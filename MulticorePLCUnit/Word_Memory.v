==> flow/design.v <==
module Word_Memory
(
	input wire 							clk,
	input wire							WriteEnable,
	input wire 							chip_enable,
	input wire 							enable,
	input wire 	[DataBits-1:0] 	InputData,
	input wire 	[AddrBits-1:0] 	Addr,
	output wire [DataBits-1:0] 	OutputData
);
localparam AddrBits 	= 10;
localparam DataBits   = 8;
reg  [DataBits   - 1 :0] RAM[((2^AddrBits) - 1):0];
always @ (posedge clk)
begin
	if (WriteEnable && chip_enable)
	begin
		RAM[Addr] <= InputData;
	end
end
assign OutputData = (chip_enable)? RAM[Addr]:8'bzzzz_zzzz;
initial
begin
	integer i;
	for (i=0; i<(2^AddrBits); i=i+1)
	begin
		RAM[i] = {(DataBits-1) {1'b0}};
	end
end
endmodule 
# Tool chain data of Word_Memory
# What the tools print for Word_Memory, step after step.
# Line numbers count from 1 in the design file above.
# Operators: Yosys type, input widths -> output width; for muxes data width and select width s.
# Cell names lack the library's common part.
# The mark - stands for no value.
dict set report design {
  top {Word_Memory}
  clock_port {clk}
  cell_library {sky130hd}
  corner {tt_025C_1v80}
}

# Word-level counts
# Source: Yosys, flattened and elaborated, memories not mapped. Widths are those after wreduce; folded enables and synchronous resets count as part of the registers. Registers that Yosys merges into a memory's read port (data or address) are not register bits. Print and check cells do not count. Equal cells are merged and count once.
# Yosys's memory passes give these memory sizes; they may raise the number of words (mostly to a power of two), join words into wider ones and drop unused or constant bits.
dict set report word_totals {
  reg_bits 0
  ramBits 64
  memories 1
  in_bits 22
  out_inout_bits 8
  elab_cells 6
}
dict set report classes {
  mux 4
  reduce_logical 1
}
# name size width rd wr line_no
set mem_list {}
lappend mem_list {RAM 8 8 1 1 13} ;# reg  [DataBits   - 1 :0] RAM[((2^AddrBits) - 1):0];
# operator n
set ops {}
lappend ops {{$mux 8} 2}
lappend ops {{$mux 3} 1}
lappend ops {{$logic_and 1x1->1} 1}
lappend ops {{$mux 1} 1}

# Longest topological paths
# Depth = most cells in a row (Yosys ltp): at word level without a register or memory, in the mapped netlist without a sequential cell, where the memories' decode and read muxes count.
dict set report logic_depth {
  word_depth 2
  abc_area 0
  mapped_depth 5
  ltp_nobuf 3
}

# Netlist
# Source: synth_stat.txt of the flow (Yosys; design flattened, memories mapped). It holds for the ABC_AREA given above (unset counts as 0); a run with the other value may have another netlist.
# cell n type_area_um2
set types {}
lappend types {edfxtp_1 64 1.92E+03}
lappend types {mux4_2 9 202.694}
lappend types {mux4_1 5 131.376}
lappend types {mux2_2 7 78.826}
lappend types {mux2i_1 3 30.029}
lappend types {nor2_1 6 22.522}
lappend types {buf_2 3 15.014}
lappend types {nand2b_1 2 12.512}
lappend types {buf_6 1 11.261}
lappend types {nor3_1 2 10.01}
lappend types {nand4b_1 1 8.758}
lappend types {buf_4 1 7.507}
lappend types {nand3b_1 1 7.507}
lappend types {nor3b_1 1 7.507}
lappend types {o31ai_1 1 7.507}
lappend types {o22ai_1 1 6.256}
lappend types {or3_1 1 6.256}
lappend types {nand3_1 1 5.005}
# Not listed: further types 2, cells in them 2.
dict set report mapped {
  mapped_cells 112
  mapped_area_um2 2499.9
  sequential_area_um2 1921.8
  flip_flops 64
  n_buf 6
}

# Timing after synthesis
# Path of least setup slack by OpenSTA after synthesis, without wires, with an ideal clock, recovery checks aside; 20% of the period is set as input and as output delay. Where synthesis merged equal registers, the netlist keeps one of their names.
dict set report synth_timing {
  path_kind {input port to flip-flop}
  from {input port Addr[2]}
  to {memory RAM[0][0]}
  tclk_ps 2270
  in_delay_ps 454
  setup_ps 383
  t_first_pin_ps 454
  arrival_time_ps 1626
  required_ps 1887
  path_slack_ps 261
  delay_ps 1555
  driving_pins 4
  path_buffers 2
  period_less_setup_slack_ps 2009
}
# "delay_ps" is the arrival time less input delay plus setup time.
# "driving_pins": output pins that drive a net of the path, with the launching flip-flop's if there is one; two outputs of one cell count as two.
# "period_less_setup_slack_ps" is the clock period less the worst setup slack; recovery checks do not enter. This is arithmetic on one report: input and output delays are still those of the set period (20% each).
# The rows between start and end are the longest chain of elaborated cells between them; the timing report does not say that the signal goes this way. Where chains are equally long, one stands for them.
# A line is the first line of the expression or statement that the cell stems from. Yosys adds cells for indexed reads and writes and turns some case tables into memories.
dict set report synth_between {
  path_cell_list {buf_2 buf_2 nand3b_1 nor3_1}
  elab_chain_cells 1
  cone_cells 1
  cone_lines 1
  classes_between {mux (1)}
}
# element line_no
set synth_rtl {}
lappend synth_rtl {{from (decl)} 8} ;# input wire [AddrBits-1:0] Addr,
lappend synth_rtl {{$mux 3} 16} ;# if (WriteEnable && chip_enable)
lappend synth_rtl {{to (decl)} 13} ;# reg  [DataBits   - 1 :0] RAM[((2^AddrBits) - 1):0];

# Path in the finished layout
# Path of least setup slack in the final report of job 1 (OpenROAD, finished layout, wires in). Where an end is a register, its clock arrival counts in the times.
# The path's times are printed in steps of 10 ps; the period is the one set.
dict set report layout_timing {
  path_kind {input port to output port}
  from {input port Addr[0]}
  to {output port OutputData[0]}
  tclk_ps 2460
  in_delay_ps 490
  out_delay_ps 490
  t_first_pin_ps 490
  arrival_time_ps 1630
  required_ps 1970
  path_slack_ps 330
  driving_pins 5
  path_buffers 3
}
# The rows between start and end are the longest chain of elaborated cells between them; the timing report does not say that the signal goes this way. Where chains are equally long, one stands for them.
# A memory read counts as a cell of the chain, while the word-level depth stops at memories.
dict set report layout_between {
  path_cell_list {buf_12 buf_12 mux4_2 mux2_4 buf_6}
  elab_chain_cells 2
  cone_cells 2
  cone_lines 2
  classes_between {mux (1); memory (1)}
}
# element line_no
set layout_rtl {}
lappend layout_rtl {{from (decl)} 8} ;# input wire [AddrBits-1:0] Addr,
lappend layout_rtl {{$mem_v2 8x8} 13} ;# reg  [DataBits   - 1 :0] RAM[((2^AddrBits) - 1):0];
lappend layout_rtl {{$mux 8} 21} ;# assign OutputData = (chip_enable)? RAM[Addr]:8'bzzzz_zzzz;
lappend layout_rtl {{to (decl)} 9} ;# output wire [DataBits-1:0] OutputData

# Module Word_Memory, platform sky130hd: 2 stored runs of the flow (Yosys, OpenROAD) with differing settings, in no particular order. Input and output delays are each 20% of the period that was set; the output load is 0.01 pF.
# "clock_period_reached_ps" means the clock period less the worst setup slack. The figure is calculated, with input and output delays left at 20% of the set period.
# By "worst_setup_path_time_ps" is meant the share of the clock period that the worst setup path is allowed (20% is reserved at inputs, 20% at outputs), minus its slack. Clock arrival times at its registers enter into it.
# By "final_power_mw" is meant OpenSTA's value without simulated activity: inputs other than the clock are taken to toggle once in ten clock periods, and the tool carries that through the logic.
# "worst_setup_path_time_ps" is given in steps of 10 ps.
run="job 1" settings period_ns=2.46 SETUP_SLACK_MARGIN=0.72 CAP_MARGIN=20 CORE_MARGIN=2 CORE_UTILIZATION=40 SLEW_MARGIN=20
run="job 1" results synthesis_area_um2=2499.9 total_die_area_um2=6898.1 final_cell_area_um2=3414.5 finalUtil_pct=57.0 ws_setup_ps=334 fin_tns_ps=0 worst_hold_slack_ps=900 final_power_mw=2.383 clock_period_reached_ps=2126 worst_setup_path_time_ps=1140 worstPathKind="input port to output port"
run="job 2" settings period_ns=1.46 CORE_UTILIZATION=30 SETUP_SLACK_MARGIN=0.23 PLACE_DENSITY_LB_ADDON=0.2 CORE_MARGIN=8 CAP_MARGIN=25 SLEW_MARGIN=20
run="job 2" results synthesis_area_um2=2499.9 total_die_area_um2=11510.1 final_cell_area_um2=3517.1 finalUtil_pct=43.2 ws_setup_ps=-415 fin_tns_ps=-3008 worst_hold_slack_ps=690 final_power_mw=3.615 clock_period_reached_ps=1875 worst_setup_path_time_ps=1580 worstPathKind="flip-flop to output port"
